==> flow/design.v <==
module Mux #(
    parameter   N = 4
) (
    input   logic [N-1:0]           d,
    input   logic [$clog2(N)-1:0]   sel,
    output  logic                   q
);
always_comb begin
    case (sel)
        0: q = d[0];
        1: q = d[1];
        2: q = d[2];
        3: q = d[3];
        default: q = 'z;
    endcase
end
endmodule
module Decoder #(
    parameter   N = 4
) (
    input   logic                   EN,
    input   logic [$clog2(N)-1:0]   A,
    output  logic [N-1:0]           Y
);
    assign Y = EN ? (1 << A) : '0;
endmodule
module FixedPrioArb #(
    parameter N = 4
)(
    input  logic [N - 1:0]    req,
    output logic [N - 1:0]    gnt
);
    assign gnt = req & (~(req-1));
endmodule
module RouterIPort (
    input                   clk,
    input                   reset_n,
    input                   i_frame,
    input                   i_data,
    input                   i_gnt,
    output logic [3:0]      o_dst_addr
);
localparam CNT_MAX = 2;
typedef enum logic [1:0] { 
    S_IDLE  = 'b00,
    S_ADDR  = 'b01,
    S_GRANT = 'b10,
    S_DATA  = 'b11
} state_t;
state_t cur_state, nxt_state;
logic   [3:0]   cnt;
logic           r_req;
logic   [1:0]   r_dst_addr;
always_ff @(posedge clk or negedge reset_n) begin
    if (!reset_n) begin
        cur_state <= S_IDLE;
    end else begin
        cur_state <= nxt_state;
    end
end
always_comb begin
    case (cur_state)
        S_IDLE: begin
            if (i_frame)
                nxt_state = S_ADDR;
            else
                nxt_state = S_IDLE;
        end
        S_ADDR: begin
            if (cnt == CNT_MAX & ~i_gnt)
                nxt_state = S_GRANT;
            else if (cnt == CNT_MAX & i_gnt)
                nxt_state = S_DATA; 
            else
                nxt_state = S_ADDR;
        end
        S_GRANT: begin
            if (i_gnt)
                nxt_state = S_DATA;
            else
                nxt_state = S_GRANT;
        end
        S_DATA: begin
            if (~i_frame)
                nxt_state = S_IDLE;
            else
                nxt_state = S_DATA;
        end
        default: begin
            nxt_state = S_IDLE;
        end
    endcase
end
always_ff @(posedge clk or negedge reset_n) begin
    if (!reset_n)
        cnt <= 0;
    else if (nxt_state == S_ADDR)
        cnt <= cnt + 1;
    else if (nxt_state == S_IDLE)
        cnt <= 0;
end
always_ff @(posedge clk or negedge reset_n) begin
    if (!reset_n)
        r_dst_addr <= 0;
    else if (nxt_state == S_ADDR)
        r_dst_addr <= {i_data, r_dst_addr[1]};
end
Decoder #(
    .N      ( 4                 )
) u_decoder (
    .EN     ( r_req & i_frame   ),
    .A      ( r_dst_addr        ),
    .Y      ( o_dst_addr        )
);
always_ff @(posedge clk or negedge reset_n) begin
    if (!reset_n)
        r_req <= 0;
    else begin
        if (nxt_state == S_ADDR && cnt == CNT_MAX - 1)
            r_req <= 1;
        else if (nxt_state == S_IDLE)
            r_req <= 0;
    end
end
endmodule
Tool chain data of RouterIPort
What the tools print for RouterIPort, step after step.
Line numbers count from 1 in the design file above.
Operators: Yosys type, input widths -> output width; for muxes data width and select width s.
Library cell names are shortened.
{"block": "inputs", "top": "RouterIPort", "clock": "clk", "cell_library": "sky130hd", "corner": "tt_025C_1v80"}

Elaborated design
Source: Yosys, flattened and elaborated, memories not mapped. Widths are those after wreduce. Registers that Yosys merges into a memory's read port (data or address) are not register bits. Print and check cells do not count. Equal cells are merged and count once.
{"block": "word_totals", "register_bits": 9, "latchBits": 0, "ram_bits": 0, "rom_bits": 0, "clocked_rd_ports_x_width": 0, "n_memories": 0, "inputBits": 5, "out_inout_bits": 4, "elab_cells": 32}
{"block": "op_classes", "addsub": 1, "n_mul": 0, "div_mod_pow": 0, "compare": 0, "eq_ne": 6, "shifts": 1, "n_mux": 11, "bitwise": 4, "reduce_and_logical": 5}
{"block": "ops", "cell": "$mux 4", "n": 3}
{"block": "ops", "cell": "$pmux 2 s4", "n": 1}
{"block": "ops", "cell": "$mux 2", "n": 3}
{"block": "ops", "cell": "$shl 1x2->4 const A", "n": 1}
{"block": "ops", "cell": "$eq 2x1->1 const B", "n": 2}
{"block": "ops", "cell": "$eq 2x2->1 const B", "n": 2}
{"block": "ops", "cell": "$logic_not 2->1", "n": 2}
{"block": "ops", "cell": "$reduce_bool 2->1", "n": 2}
{"block": "ops", "cell": "$add 4x1->4 const B", "n": 1}
{"block": "ops", "cell": "$eq 4x1->1 const B", "n": 1}
{"block": "ops", "cell": "$eq 4x2->1 const B", "n": 1}
{"block": "ops", "cell": "$mux 1", "n": 4}
{"block": "ops", "cell": "$and 1x1->1", "n": 3}
{"block": "ops", "cell": "$logic_and 1x1->1", "n": 1}
{"block": "ops", "cell": "$not 1->1", "n": 1}

Depth
Yosys ltp: most cells in a row. Word level: on the elaborated netlist, between registers, memories and ports. Mapped: between sequential cells and ports; inverters and the memories' decode and read muxes count.
{"block": "depth", "depth_word": 8, "ABC_AREA": 0, "mapped_depth": 6, "depth_no_buf": 6}

After synthesis
Yosys stat after the flow's synthesis: flattened, memories mapped to cells. It holds for the ABC_AREA given above (unset counts as 0); a run with the other value may have another netlist.
The area totals of this step are shown rounded.
{"block": "by_type", "cell": "dfrtp_1", "n": 10, "type_area_um2": 250.24}
{"block": "by_type", "cell": "ha_1", "n": 3, "type_area_um2": 37.536}
{"block": "by_type", "cell": "mux2_4", "n": 2, "type_area_um2": 30.029}
{"block": "by_type", "cell": "nor2_1", "n": 8, "type_area_um2": 30.029}
{"block": "by_type", "cell": "dfstp_2", "n": 1, "type_area_um2": 26.275}
{"block": "by_type", "cell": "o21ai_0", "n": 5, "type_area_um2": 25.024}
{"block": "by_type", "cell": "a31oi_4", "n": 1, "type_area_um2": 21.27}
{"block": "by_type", "cell": "a22o_4", "n": 1, "type_area_um2": 17.517}
{"block": "by_type", "cell": "inv_1", "n": 4, "type_area_um2": 15.014}
{"block": "by_type", "cell": "nand3_1", "n": 3, "type_area_um2": 15.014}
{"block": "by_type", "cell": "a31oi_1", "n": 2, "type_area_um2": 12.512}
{"block": "by_type", "cell": "nor2b_1", "n": 2, "type_area_um2": 12.512}
{"block": "by_type", "cell": "nand2_1", "n": 3, "type_area_um2": 11.261}
{"block": "by_type", "cell": "nand2_4", "n": 1, "type_area_um2": 11.261}
{"block": "by_type", "cell": "nor3_1", "n": 2, "type_area_um2": 10.01}
{"block": "by_type", "cell": "or3b_1", "n": 1, "type_area_um2": 8.758}
{"block": "by_type", "cell": "a21o_1", "n": 1, "type_area_um2": 7.507}
{"block": "by_type", "cell": "or4_1", "n": 1, "type_area_um2": 7.507}
Not listed: further types 3, cells in them 3.
{"block": "synth_totals", "mapped_cells": 54, "synth_area_um2": 567, "sequential_area_um2": 277, "ffs": 11, "buffers": 0}
The figures by module come from a second, unflattened synthesis with its own total; it is not the netlist above.
{"block": "unflattened", "cells_unflattened": 54, "hier_area_um2": 574}
Each row is one instance without its submodules.
{"block": "modules", "module": "RouterIPort", "n_inst": 1, "n_cells": 50, "mod_area_um2": 537, "mod_seq_area_um2": 277}
{"block": "modules", "module": "Decoder (N=4)", "n_inst": 1, "n_cells": 4, "mod_area_um2": 37.5, "mod_seq_area_um2": 0.0}

Path before layout
Path of least setup slack by OpenSTA after synthesis, without wires, with an ideal clock, recovery checks aside; 20% of the period is set as input and as output delay. Where synthesis merged equal registers, the netlist keeps one of their names.
{"block": "synth_path", "kind": "reg2reg", "from": "register cnt[0]", "to": "register r_dst_addr[0]", "tclk_ns": 2.17, "setup_ns": 0.125, "t_first_pin_ns": 0.000, "arrival_ns": 1.648, "required_ns": 2.045, "path_slack_ns": 0.397, "delay_ns": 1.773, "driving_pins": 7, "path_buffers": 0, "synth_period_reached_ns": 1.773}
"delay_ns" is the arrival time less input delay plus setup time.
"driving_pins" counts driving pins, that of a launching flip-flop among them; a cell with two outputs on the path counts twice.
"synth_period_reached_ns" = period - worst setup slack (recovery checks aside). The figure is calculated, with input and output delays left at 20% of the set period.
Between the ends stands the longest chain of elaborated cells between them, by number of cells; it is not shown to be the way that was timed. Of several equally long chains one is given.
Each line given opens the expression or statement behind the cell; cells for indexed reads and writes are added by Yosys, which also makes memories of some case tables.
At most two assigning lines are given for a register; there are more.
{"block": "synth_between", "path_cell_list": "dfrtp_1 -> inv_1 -> ha_1 -> or3b_1 -> a22o_4 -> nand2_4 -> mux2_4", "elab_chain_cells": 6, "cells_between": 7, "classes_between": "eq/ne (2); mux (3); logic (2)"}
{"block": "synth_lines", "element": "start, declared", "line_no": 51, "rtl": "logic   [3:0]   cnt;"}
{"block": "synth_lines", "element": "start, assigned", "line_no": 96, "rtl": "cnt <= 0;"}
{"block": "synth_lines", "element": "start, assigned", "line_no": 98, "rtl": "cnt <= cnt + 1;"}
{"block": "synth_lines", "element": "$eq 4x2->1", "line_no": 72, "rtl": "else if (cnt == CNT_MAX & i_gnt)"}
{"block": "synth_lines", "element": "$and 1x1->1", "line_no": 72}
{"block": "synth_lines", "element": "$mux 2", "line_no": 72}
{"block": "synth_lines", "element": "$mux 2", "line_no": 70, "rtl": "if (cnt == CNT_MAX & ~i_gnt)"}
{"block": "synth_lines", "element": "$pmux 2 s4", "line_no": 62, "rtl": "case (cur_state)"}
{"block": "synth_lines", "element": "$eq 2x1->1", "line_no": 105, "rtl": "else if (nxt_state == S_ADDR)"}
{"block": "synth_lines", "element": "end, assigned", "line_no": 104, "rtl": "r_dst_addr <= 0;"}
{"block": "synth_lines", "element": "end, assigned", "line_no": 106, "rtl": "r_dst_addr <= {i_data, r_dst_addr[1]};"}
{"block": "synth_lines", "element": "end, declared", "line_no": 53, "rtl": "logic   [1:0]   r_dst_addr;"}

Worst path after layout
From the final timing report of run 1: the path of least setup slack in the routed layout; clock arrival at registers is part of the times.
{"block": "layout_path", "kind": "reg2reg", "from": "register cnt[0]", "to": "register r_dst_addr[1]", "tclk_ns": 2.11, "setup_ns": 0.11, "t_first_pin_ns": 0.26, "arrival_ns": 2.05, "required_ns": 2.26, "path_slack_ns": 0.21, "driving_pins": 7, "path_buffers": 0}
Between the ends stands the longest chain of elaborated cells between them, by number of cells; it is not shown to be the way that was timed. Of several equally long chains one is given.
At most two assigning lines are given for a register; there are more.
{"block": "layout_between", "path_cell_list": "dfrtp_1 -> inv_1 -> ha_1 -> or3b_1 -> a22o_4 -> nand2_4 -> mux2_4", "elab_chain_cells": 6, "cells_between": 7, "classes_between": "eq/ne (2); mux (3); logic (2)"}
{"block": "layout_lines", "element": "start, declared", "line_no": 51, "rtl": "logic   [3:0]   cnt;"}
{"block": "layout_lines", "element": "start, assigned", "line_no": 96, "rtl": "cnt <= 0;"}
{"block": "layout_lines", "element": "start, assigned", "line_no": 98, "rtl": "cnt <= cnt + 1;"}
{"block": "layout_lines", "element": "$eq 4x2->1", "line_no": 72, "rtl": "else if (cnt == CNT_MAX & i_gnt)"}
{"block": "layout_lines", "element": "$and 1x1->1", "line_no": 72}
{"block": "layout_lines", "element": "$mux 2", "line_no": 72}
{"block": "layout_lines", "element": "$mux 2", "line_no": 70, "rtl": "if (cnt == CNT_MAX & ~i_gnt)"}
{"block": "layout_lines", "element": "$pmux 2 s4", "line_no": 62, "rtl": "case (cur_state)"}
{"block": "layout_lines", "element": "$eq 2x1->1", "line_no": 105, "rtl": "else if (nxt_state == S_ADDR)"}
{"block": "layout_lines", "element": "end, assigned", "line_no": 104, "rtl": "r_dst_addr <= 0;"}
{"block": "layout_lines", "element": "end, assigned", "line_no": 106, "rtl": "r_dst_addr <= {i_data, r_dst_addr[1]};"}
{"block": "layout_lines", "element": "end, declared", "line_no": 53, "rtl": "logic   [1:0]   r_dst_addr;"}

--- measured runs ---
Design RouterIPort on sky130hd. What follows are 2 stored runs of the flow, each under its own settings; their order means nothing. The constraints put input and output delay at 20% of the set period each and load the outputs with 0.01 pF.
"achieved_clock_period_ns" = clock period - worst setup slack. The figure is calculated, with input and output delays left at 20% of the set period.
"worst_path_allowed_less_slack_ns" is the time allowed to the run's worst setup path (the clock period less input and output delay, where it has them) less its slack. Clock arrival times count: a late capture clock shortens it, a late launch clock lengthens it.
"power_total_mw" rests on the timing tool's default activity at the inputs, not on a simulated workload.
Measured values are rounded.

Run 1
==> flow/run.sh <==
#!/bin/bash
# the make line also repeats the synthesis and layout settings of config.mk as NAME=value (left out here)
make -C /OpenROAD-flow-scripts/flow DESIGN_CONFIG=/design/flow/config.mk WORK_HOME=/design/flow/orfs CLKGATE_MAP_FILE= finish
==> flow/config.mk <==
export PLATFORM = sky130hd
export DESIGN_NAME = RouterIPort
export DESIGN_NICKNAME = RouterIPort
export VERILOG_FILES = /design/flow/design.v
export SDC_FILE = /design/flow/constraint.sdc
export NUM_CORES = 4
export LEC_CHECK = 0
export CAP_MARGIN = 20
export CORE_MARGIN = 2
export CORE_UTILIZATION = 40
export SETUP_SLACK_MARGIN = 0.09
export SLEW_MARGIN = 20
==> flow/constraint.sdc <==
create_clock -name core_clock -period 2.11 [get_ports {clk}]
set_input_delay 0.4220 -clock core_clock [delete_from_list [all_inputs] [get_ports {clk}]]
set_output_delay 0.4220 -clock core_clock [all_outputs]
set_load 0.01 [all_outputs]

==> results of run 1, as JSON <==
{
  "worst_path_allowed_less_slack_ns": 1.90,
  "critical_path_type": "reg2reg",
  "total_negative_slack_ns": 0.000,
  "power_total_mw": 0.845,
  "final_setup_ws_ns": 0.211,
  "achieved_clock_period_ns": 1.899,
  "synth_area_um2": 567,
  "cell_area_final_um2": 702,
  "die_area_um2": 1730,
  "utilization_frac": 0.533
}

Run 2
==> flow/run.sh <==
#!/bin/bash
# the make line also repeats the synthesis and layout settings of config.mk as NAME=value (left out here)
make -C /OpenROAD-flow-scripts/flow DESIGN_CONFIG=/design/flow/config.mk WORK_HOME=/design/flow/orfs CLKGATE_MAP_FILE= finish
==> flow/config.mk <==
export PLATFORM = sky130hd
export DESIGN_NAME = RouterIPort
export DESIGN_NICKNAME = RouterIPort
export VERILOG_FILES = /design/flow/design.v
export SDC_FILE = /design/flow/constraint.sdc
export NUM_CORES = 4
export LEC_CHECK = 0
export CAP_MARGIN = 20
export CELL_PAD_IN_SITES_DETAIL_PLACEMENT = 2
export CELL_PAD_IN_SITES_GLOBAL_PLACEMENT = 2
export CORE_MARGIN = 2
export CORE_UTILIZATION = 67
export CTS_CLUSTER_DIAMETER = 81
export MAX_ROUTING_LAYER = met4
export PLACE_DENSITY_LB_ADDON = 0.09
export SETUP_SLACK_MARGIN = 0.4
export SLEW_MARGIN = 20
export TNS_END_PERCENT = 85
==> flow/constraint.sdc <==
create_clock -name core_clock -period 2.22 [get_ports {clk}]
set_input_delay 0.4440 -clock core_clock [delete_from_list [all_inputs] [get_ports {clk}]]
set_output_delay 0.4440 -clock core_clock [all_outputs]
set_load 0.01 [all_outputs]

==> results of run 2, as JSON <==
{
  "outcome": "stopped before the end: floorplanning reported PDN-0185"
}
--- end ---
